==> flow/design.v <==
`timescale 1ns / 1ps
module button_debouncer(
    input clk, reset,
    input button_in,
    output button_out
    );
    wire Q1, Q2;
    dff d1(.clk(clk),.D(button_in), .Q(Q1));
    dff d2(.clk(clk),.D(Q1), .Q(Q2));
    assign button_out = Q1 & ~Q2;
endmodule
`timescale 1ns / 1ps
module dff(
    input D,
    input clk,
    output Q
    );
    reg Q;
    always @ (posedge clk) begin
        Q <= D;
    end
endmodule
`timescale 1ns / 1ps
module top (
    input clk,
    input submit,
    input nextLevel,
    input reset,
    input [3:0] data,
    output reg[2:0] out
);
    reg [3:0] bram [0:9];
    reg [3:0] addr;
    integer i;
    wire nextLevelNew;
    wire submitNew;
    button_debouncer bd1 (.clk(clk), .reset(reset), .button_in(submit), .button_out(submitNew));
    button_debouncer bd2 (.clk(clk), .reset(reset), .button_in(nextLevel), .button_out(nextLevelNew));
    initial begin
        for (i = 0; i < 10; i = i + 1) begin
            bram[i] = (13 * i + 46) % 16;  
        end
        out <= 3'b000;
        addr <= 0;
    end
    always @(posedge clk or posedge reset) begin
        if (reset) begin
            out <= 3'b000;
            addr <= 0;
        end
        else if (submitNew) begin
            if (data == bram[addr])
                out <= 3'b010;
            else
                out <= 3'b001;
        end
        else if (nextLevelNew) begin
            if (addr < 9)
                addr <= addr + 1;
            else
                addr <= 0;
            out <= 3'b000;
        end
    end
endmodule
# Step by step through the tools: top
# Tool output for the design above, in the order of the flow.
# Lines are those of the file above, counted from 1.
# Operators carry their Yosys type and port widths (W data, S select, Z words).
# Library cell names are shortened.
# The mark -- stands for no value.
# inputs
design,top
clock_port,clk
lib,sky130hd
pvt_corner,tt_025C_1v80

# Word level
# Counts by Yosys on the flattened word-level netlist (proc, flatten, opt, wreduce; memories kept). Register bits leave out memories and registers merged into their read ports (data or address). Print and check cells are left out. Cells with the same type and inputs are merged into one.
# Yosys's memory passes give these memory sizes; they may raise the number of words (mostly to a power of two), join words into wider ones and drop unused or constant bits.
# word_totals
mem_count,1
mem_bits_ro,40
output_inout_bits,3
inputBits,8
elab_cells,21
register_bits,11
# classes
n_reduce_logical,2
muxes,4
n_cmp,1
n_eq,1
addsub,1
bitwise,5
# mem_list
memory,words,word_bits,rd,wr,line,source
bram,10,4,1,0,32,reg [3:0] bram [0:9];
# ops
op,count
$mux W3,2
$add A4 B1 Y4 const B,1
$lt A4 B4 Y1 const B,1
$eq A4 B4 Y1,1
$mux W4,1
$not A1 Y1,3
$and A1 B1 Y1,2
$reduce_and A2 Y1,1
$reduce_bool A2 Y1,1
$mux W2,1

# Depth
# Longest topological path by Yosys (ltp), each cell counted once; first at word level (registers and memories cut), then after technology mapping (sequential cells cut; the memories' decode and read muxes count).
# depth
word_depth,4
ABC_AREA,0
mapped_depth,6

# Mapped cells and area
# Yosys stat after the flow's synthesis: flattened, memories mapped to cells. It holds for the ABC_AREA given above (unset counts as 0); a run with the other value may have another netlist.
# The area totals of this step are shown rounded.
# mapped
ffs,10
yosys_area_um2,480
cell_count,47
sequential_area_um2,230
# by_type
cell_type,count
dfrtp_1,6
dfxtp_1,4
xor2_1,3
ha_1,2
mux2i_1,2
o21ai_0,4
nand2b_1,3
xnor2_1,2
inv_1,4
mux2_2,1
nor2_1,3
a22o_1,1
a31o_1,1
a32oi_1,1
and2b_2,1
and2b_1,1
buf_4,1
nand2_1,2
# Not listed: further types 5, cells in them 5.
# By module: a second synthesis without flattening, with its own total; a netlist apart from the flattened one above.
# hier_totals
cells_unflattened,54
hier_area_um2,541
# Rows give one instance, submodules left out.
# modules
mod,n_inst,mod_area_um2,seq_area_um2,cells
top,1,433,150,48
dff,4,20.0,20.0,1
button_debouncer,2,13.8,0.0,1

# Path before layout
# Source: OpenSTA report_checks on the synthesized netlist (no wires, ideal clock, input and output delay 20% of the period each), path of least setup slack; recovery checks are left aside. Register names are those of the netlist, which keeps one name where synthesis merged equal registers.
# synth_path
path_kind,reg-to-reg
start,register addr[0]
end,register out[1]
arrival_ps,1357
period_ps,2660
required_time_ps,2540
path_buffers,0
driving_pins,7
path_delay_ps,1477
path_slack_ps,1184
launch_ps,0
synth_period_reached_ps,1476
# "path_delay_ps" = arrival - input delay + setup time.
# "driving_pins" counts driving pins, that of a launching flip-flop among them; a cell with two outputs on the path counts twice.
# "synth_period_reached_ps" is the clock period less the worst setup slack; recovery checks do not enter. This is arithmetic on one report: input and output delays are still those of the set period (20% each).
# The rows between start and end are the longest chain of elaborated cells between them; the timing report does not say that the signal goes this way. Where chains are equally long, one stands for them.
# A line is the first line of the expression or statement that the cell stems from. Yosys adds cells for indexed reads and writes and turns some case tables into memories.
# A memory read counts as a cell of the chain, while the word-level depth stops at memories.
# At most two assigning lines are given for a register; there are more.
# synth_via
path_cell_list,dfrtp_1 -> inv_1 -> ha_1 -> xor2_1 -> mux2i_1 -> xnor2_1 -> a31o_1
elab_chain_len,4
cells_between,4
cone_classes,eq/ne: 1; mux: 2; memory: 1
# synth_rtl
item,line,source
from (decl),33,reg [3:0] addr;
from (assign),49,addr <= 0;
from (assign),59,addr <= addr + 1;
$mem_v2 Z10 W4,32,reg [3:0] bram [0:9];
$eq A4 B4 Y1,52,if (data == bram[addr])
$mux W2,52,
$mux W3,51,else if (submitNew) begin
to (assign),48,out <= 3'b000;
to (assign),53,out <= 3'b010;
to (decl),30,output reg[2:0] out

# Worst path after layout
# Path of least setup slack in the final report of entry B (OpenROAD, finished layout, wires in). Where an end is a register, its clock arrival counts in the times.
# The path's times are printed in steps of 10 ps; the period is the one set.
# layout_path
path_kind,reg-to-output
start,register out[0]
end,output out[0]
launch_ps,260
path_buffers,1
path_slack_ps,990
arrival_ps,1140
period_ps,2660
driving_pins,2
out_delay_ps,530
required_time_ps,2130
# At most two assigning lines are given for a register; there are more.
# layout_via
path_cell_list,dfrtp_1 -> clkdlybuf4s50_1
elab_chain_len,0
cells_between,0
# layout_rtl
item,line,source
from (decl),30,output reg[2:0] out
from (assign),48,out <= 3'b000;
from (assign),53,out <= 3'b010;
to (decl),30,

Measured results for top: 2 stored runs of the Yosys and OpenROAD flow on sky130hd. The settings differ; the order carries no meaning. The constraints put input and output delay at 20% of the set period each and load the outputs with 0.01 pF.
"clock_period_reached_ps": clock period set for the run, less the worst setup slack. It is reckoned from that one timing run; input and output delays stay at 20% of the period that was set.
"worst_path_time_ps" is the time allowed to the run's worst setup path (the clock period less input and output delay, where it has them) less its slack. Clock arrival times count: a late capture clock shortens it, a late launch clock lengthens it.
"design_power_mw" is the tool's figure for a default switching activity; nothing was simulated.
"worst_path_time_ps" is given in steps of 10 ps.
The results are shown rounded.

Entry A, flow files:
==> flow/run.sh <==
#!/bin/bash
# the make line also repeats the synthesis and layout settings of config.mk as NAME=value (left out here)
make -C /OpenROAD-flow-scripts/flow DESIGN_CONFIG=/design/flow/config.mk WORK_HOME=/design/flow/orfs CLKGATE_MAP_FILE= finish
==> flow/config.mk <==
export PLATFORM = sky130hd
export DESIGN_NAME = top
export DESIGN_NICKNAME = top
export VERILOG_FILES = /design/flow/design.v
export SDC_FILE = /design/flow/constraint.sdc
export NUM_CORES = 4
export LEC_CHECK = 0
export ABC_AREA = 0
export CAP_MARGIN = 20
export CELL_PAD_IN_SITES_DETAIL_PLACEMENT = 2
export CELL_PAD_IN_SITES_GLOBAL_PLACEMENT = 0
export CORE_ASPECT_RATIO = 0.58
export CORE_MARGIN = 2
export CORE_UTILIZATION = 60
export GPL_ROUTABILITY_DRIVEN = 0
export GPL_TIMING_DRIVEN = 0
export PLACE_DENSITY_LB_ADDON = 0.11
export SLEW_MARGIN = 20
==> flow/constraint.sdc <==
create_clock -name core_clock -period 0.861 [get_ports {clk}]
set_input_delay 0.1722 -clock core_clock [delete_from_list [all_inputs] [get_ports {clk}]]
set_output_delay 0.1722 -clock core_clock [all_outputs]
set_load 0.01 [all_outputs]

Entry A: did not finish, floorplanning stopped with PDN-0185

Entry B, flow files:
==> flow/run.sh <==
#!/bin/bash
# the make line also repeats the synthesis and layout settings of config.mk as NAME=value (left out here)
make -C /OpenROAD-flow-scripts/flow DESIGN_CONFIG=/design/flow/config.mk WORK_HOME=/design/flow/orfs CLKGATE_MAP_FILE= finish
==> flow/config.mk <==
export PLATFORM = sky130hd
export DESIGN_NAME = top
export DESIGN_NICKNAME = top
export VERILOG_FILES = /design/flow/design.v
export SDC_FILE = /design/flow/constraint.sdc
export NUM_CORES = 4
export LEC_CHECK = 0
export CAP_MARGIN = 20
export CELL_PAD_IN_SITES_GLOBAL_PLACEMENT = 3
export CORE_MARGIN = 2
export CORE_UTILIZATION = 19
export CTS_CLUSTER_SIZE = 11
export GPL_TIMING_DRIVEN = 0
export PLACE_DENSITY = 0.89
export SLEW_MARGIN = 20
==> flow/constraint.sdc <==
create_clock -name core_clock -period 2.66 [get_ports {clk}]
set_input_delay 0.5320 -clock core_clock [delete_from_list [all_inputs] [get_ports {clk}]]
set_output_delay 0.5320 -clock core_clock [all_outputs]
set_load 0.01 [all_outputs]

==> results of entry B, as CSV <==
result,value
die_footprint_um2,2950
worst_hold_slack_ps,354
design_power_mw,0.576
ws_setup_ps,989
final_cell_area_um2,644
synth_area_um2,480
worst_path_time_ps,1140
path_kind,"reg-to-output"
clock_period_reached_ps,1671
fin_tns_ps,0
